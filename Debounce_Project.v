==> flow/design.v <==
`timescale 1ns / 100ps
module Debounce_TOP(input i_Clk, i_btnL, output [15:0] o_led);
    wire w_Debounced_btnL;
    wire w_Debounced_btnR;
    Debounce_Filter #(
        .DEBOUNCE_LIMIT(2250000)) 
        Debounce_Inst(
            .i_Clk(i_Clk), .i_Bouncy(i_btnL), .o_Debounced(w_Debounced_btnL)
        );
    Debounce_Filter #(
        .DEBOUNCE_LIMIT(2250000)) 
    Debounce_Inst_R(
        .i_Clk(i_Clk), .i_Bouncy(i_btnR), .o_Debounced(w_Debounced_btnR)
    );
    LED_Toggle_TOP LED_Toggle_Inst(
        .i_Clk(i_Clk), .i_btnL(w_Debounced_btnL), .i_btnR(w_Debounced_btnR), .o_led(o_led)
        );
endmodule
module Debounce_Filter #(
    parameter DEBOUNCE_LIMIT = 20) 
    (
    input i_Clk, i_Bouncy, output o_Debounced
    );
    reg [$clog2(DEBOUNCE_LIMIT)-1:0] r_Count = 0;
    reg r_State = 1'b0;
    always @(posedge i_Clk) begin
        if (i_Bouncy !== r_State && r_Count < DEBOUNCE_LIMIT-1)
        begin
            r_Count <= r_Count + 1;
        end
        else if (r_Count == DEBOUNCE_LIMIT-1)
        begin
            r_State <= i_Bouncy;
            r_Count <= 0;
        end
        else
        begin
            r_Count <= 0;
        end
    end
    assign o_Debounced = r_State;
endmodule
module LED_Toggle_TOP(input i_Clk, input i_btnL, i_btnR, output [15:0] o_led);
    reg [7:0] left_led_status = 8'hFF;
    reg [7:0] right_led_status = 8'hFF;
    always @(posedge i_Clk ) begin
        if (i_btnL == 1'b1 && i_btnR == 1'b0) begin
            right_led_status = ~right_led_status;
        end
        else if (i_btnL == 1'b0 && i_btnR == 1'b1) begin
            left_led_status = ~left_led_status;             
        end
        else if (i_btnL == 1'b1 && i_btnR == 1'b1) begin
            right_led_status = ~right_led_status;
            left_led_status = ~left_led_status;
        end
    end
    assign o_led[15:8] = left_led_status;
    assign o_led[7:0] = right_led_status;
endmodule
# From RTL to reports: Debounce_TOP
# The steps from the RTL of Debounce_TOP to its reports follow in flow order.
# Lines are those of the file above, counted from 1.
# Operators: Yosys type, input widths -> output width; for muxes data width and select width s.
# Cell names lack the library's common part.
inputs:
  design: "Debounce_TOP"
  clock_port: "i_Clk"
  library: "sky130hd"
  corner: "tt_025C_1v80"

# Elaborated design
# Counts by Yosys on the flattened word-level netlist (proc, flatten, opt, wreduce; memories kept). Register bits leave out memories and registers merged into their read ports (data or address). Print and check cells are left out. Cells with the same type and inputs are merged into one.
bits:
  elab_cells: 38
  reg_bits: 62
  inputBits: 2
op_classes:
  reduce_logical: 11
  n_logic: 7
  equal: 5
  n_addsub: 2
  n_cmp: 2
  mux: 5
op_table:
  columns: ["cell", "n"]
  rows:
  - ["$add 22x1->22 const B", 2]
  - ["$lt 22x22->1 const B", 2]
  - ["$eq 22x22->1 const B", 2]
  - ["$mux 8", 5]
  - ["$not 8->8", 2]
  - ["$reduce_and 2->1", 4]
  - ["$logic_and 1x1->1", 5]
  - ["$not 1->1", 5]
  - ["$reduce_bool 2->1", 2]
  - ["$nex 1x1->1", 2]
  - ["$ne 2x1->1 const B", 1]

# Depth
# Longest topological path by Yosys (ltp), each cell counted once; first at word level (registers and memories cut), then after technology mapping (sequential cells cut; the memories' decode and read muxes count).
logic_depth:
  ltp_word: 4
  abc_area: 0
  ltp_mapped: 6
  ltp_nobuf: 5

# Mapped cells and area
# Yosys stat after the flow's synthesis: flattened, memories mapped to cells. It holds for the ABC_AREA given above (unset counts as 0); a run with the other value may have another netlist.
# Totals and module areas in this step are rounded.
mapped:
  sequential_area_mm2: 0.0007107
  n_buf: 16
  cell_count: 155
  synth_area_mm2: 0.001528
  flip_flops: 31
by_type:
  columns: ["type", "n"]
  rows:
  - ["dfxtp_1", 22]
  - ["edfxtp_1", 9]
  - ["xor2_1", 10]
  - ["buf_4", 9]
  - ["nor3_1", 13]
  - ["a211oi_1", 7]
  - ["nand3_1", 8]
  - ["nand4_1", 6]
  - ["o31ai_1", 5]
  - ["inv_1", 8]
  - ["or4_1", 4]
  - ["nand2_1", 7]
  - ["a211oi_2", 2]
  - ["or3_1", 4]
  - ["buf_2", 4]
  - ["or2_1", 3]
  - ["and4_1", 2]
  - ["nand3_4", 1]
# Other cell types: 21; their cells: 31.
# The figures by module come from a second, unflattened synthesis with its own total; it is not the netlist above.
hier_totals:
  cells_unflattened: 301
  area_unflattened_mm2: 0.002909
# Each row is one instance without its submodules.
modules:
  columns: ["mod", "n_cells", "mod_area_mm2", "mod_seq_area_mm2", "n_inst"]
  rows:
  - ["Debounce_Filter (DEBOUNCE_LIMIT=2250000)", 133, 0.001179, 0.0004705, 2]
  - ["LED_Toggle_TOP", 34, 0.000548, 0.0004805, 1]
  - ["Debounce_TOP", 1, 0.0000038, 0, 1]

# Worst setup path after synthesis
# OpenSTA on the mapped netlist: ideal clock, no wires. The path of least setup slack (recovery checks aside). Input and output delay are each 20% of the period. Register names are those of the netlist, which keeps one name where synthesis merged equal registers.
synth_timing:
  kind: "reg2reg"
  startpoint: "reg Debounce_Inst.r_Count[0]"
  endpoint: "reg Debounce_Inst.r_Count[16]"
  setup_ps: 129
  setup_slack_ps: -19
  t_arrival_ps: 1520
  delay_ps: 1649
  path_stages: 7
  tclk_ps: 1630
  synth_period_reached_ps: 1649
# "delay_ps" = arrival - input delay + setup time.
# "path_stages": output pins that drive a net of the path, with the launching flip-flop's if there is one; two outputs of one cell count as two.
# "synth_period_reached_ps" = period - worst setup slack (recovery checks aside). The figure is calculated, with input and output delays left at 20% of the set period.
# The rows between start and end are the longest chain of elaborated cells between them; the timing report does not say that the signal goes this way. Where chains are equally long, one stands for them.
# A line is the first line of the expression or statement that the cell stems from. Yosys adds cells for indexed reads and writes and turns some case tables into memories.
# A register here has more assigning lines than the two given.
synth_between:
  cell_sequence: "dfxtp_1 ha_1 nand3_1 a211o_1 o211ai_1 buf_2 a211oi_1"
  elab_chain_cells: 2
  cells_between: 3
  cone_classes: "add/sub (1); compare (1); reduce/logical (1)"
synth_rtl:
  columns: ["item", "line_no", "source"]
  rows:
  - ["start: declaration", 24, "reg [$clog2(DEBOUNCE_LIMIT)-1:0] r_Count = 0;"]
  - ["start: assignment", 29, "r_Count <= r_Count + 1;"]
  - ["start: assignment", 34, "r_Count <= 0;"]
  - ["$lt 22x22->1", 27, "if (i_Bouncy !== r_State && r_Count < DEBOUNCE_LIMIT-1)"]
  - ["$logic_and 1x1->1", 27, null]
  - ["end: assignment", 29, null]
  - ["end: assignment", 34, null]
  - ["end: declaration", 24, null]

# Worst path after layout
# From the final timing report of flow run 1: the path of least setup slack in the routed layout; clock arrival at registers is part of the times.
# The path's times are printed in steps of 10 ps; the period is the one set.
layout_timing:
  kind: "reg2reg"
  startpoint: "reg Debounce_Inst.r_Count[20]"
  endpoint: "reg Debounce_Inst.r_Count[1]"
  t_arrival_ps: 1790
  setup_ps: 110
  path_stages: 6
  setup_slack_ps: 130
  tclk_ps: 1750
# The rows between start and end are the longest chain of elaborated cells between them; the timing report does not say that the signal goes this way. Where chains are equally long, one stands for them.
# A register here has more assigning lines than the two given.
layout_between:
  cell_sequence: "dfxtp_2 or3_4 or2_4 a211oi_4 buf_6 nor3b_1"
  elab_chain_cells: 2
  cells_between: 2
  cone_classes: "compare (1); reduce/logical (1)"
layout_rtl:
  columns: ["item", "line_no", "source"]
  rows:
  - ["start: declaration", 24, "reg [$clog2(DEBOUNCE_LIMIT)-1:0] r_Count = 0;"]
  - ["start: assignment", 29, "r_Count <= r_Count + 1;"]
  - ["start: assignment", 34, "r_Count <= 0;"]
  - ["$lt 22x22->1", 27, "if (i_Bouncy !== r_State && r_Count < DEBOUNCE_LIMIT-1)"]
  - ["$logic_and 1x1->1", 27, null]
  - ["end: assignment", 29, null]
  - ["end: assignment", 34, null]
  - ["end: declaration", 24, null]

# Settings and measured results of 2 stored flow runs for module Debounce_TOP (sky130hd), not sorted in any way. The constraints put input and output delay at 20% of the set period each and load the outputs with 0.01 pF.
# By "timing.achieved_period_ps" is meant the clock period of the run minus its worst setup slack. This is arithmetic on one report: input and output delays are still those of the set period (20% each).
# "worst_path_ps" is the time allowed to the run's worst setup path (the clock period less input and output delay, where it has them) less its slack. Clock arrival times count: a late capture clock shortens it, a late launch clock lengthens it.
# "worst_path_ps" is known to 10 ps.
# Results are given in rounded form.
runs:
  - name: "flow run 1"
    settings:
      period_ns: 1.75
      CORE_UTILIZATION: 16
      SETUP_SLACK_MARGIN: 0.25
      GPL_ROUTABILITY_DRIVEN: 1
      CTS_CLUSTER_SIZE: 39
      MAX_ROUTING_LAYER: "met5"
      CAP_MARGIN: 20
      CORE_MARGIN: 2
      SLEW_MARGIN: 20
    results:
      die_area_mm2: 0.01035
      worst_path_ps: 1620
      timing.worst_path_kind: "reg2reg"
      timing.achieved_period_ps: 1622
      timing.setup.ws_ps: 128
      synthesis_area_mm2: 0.001528
      stdcell_area_mm2: 0.002221
      tns_setup_ps: 0
      worst_hold_slack_ps: 465
  - name: "flow run 2"
    settings:
      period_ns: 1.8
      CORE_UTILIZATION: 49
      SETUP_SLACK_MARGIN: -0.1
      PLACE_DENSITY_LB_ADDON: 0.29
      TNS_END_PERCENT: 20
      GPL_ROUTABILITY_DRIVEN: 0
      CTS_CLUSTER_SIZE: 26
      CAP_MARGIN: 20
      CORE_MARGIN: 2
      SLEW_MARGIN: 20
    results:
      stdcell_area_mm2: 0.00174
      die_area_mm2: 0.00358
      synthesis_area_mm2: 0.001528
      timing.achieved_period_ps: 1798
      worst_path_ps: 1800
      timing.worst_path_kind: "reg2reg"
      timing.setup.ws_ps: 2
      tns_setup_ps: 0
      worst_hold_slack_ps: 492
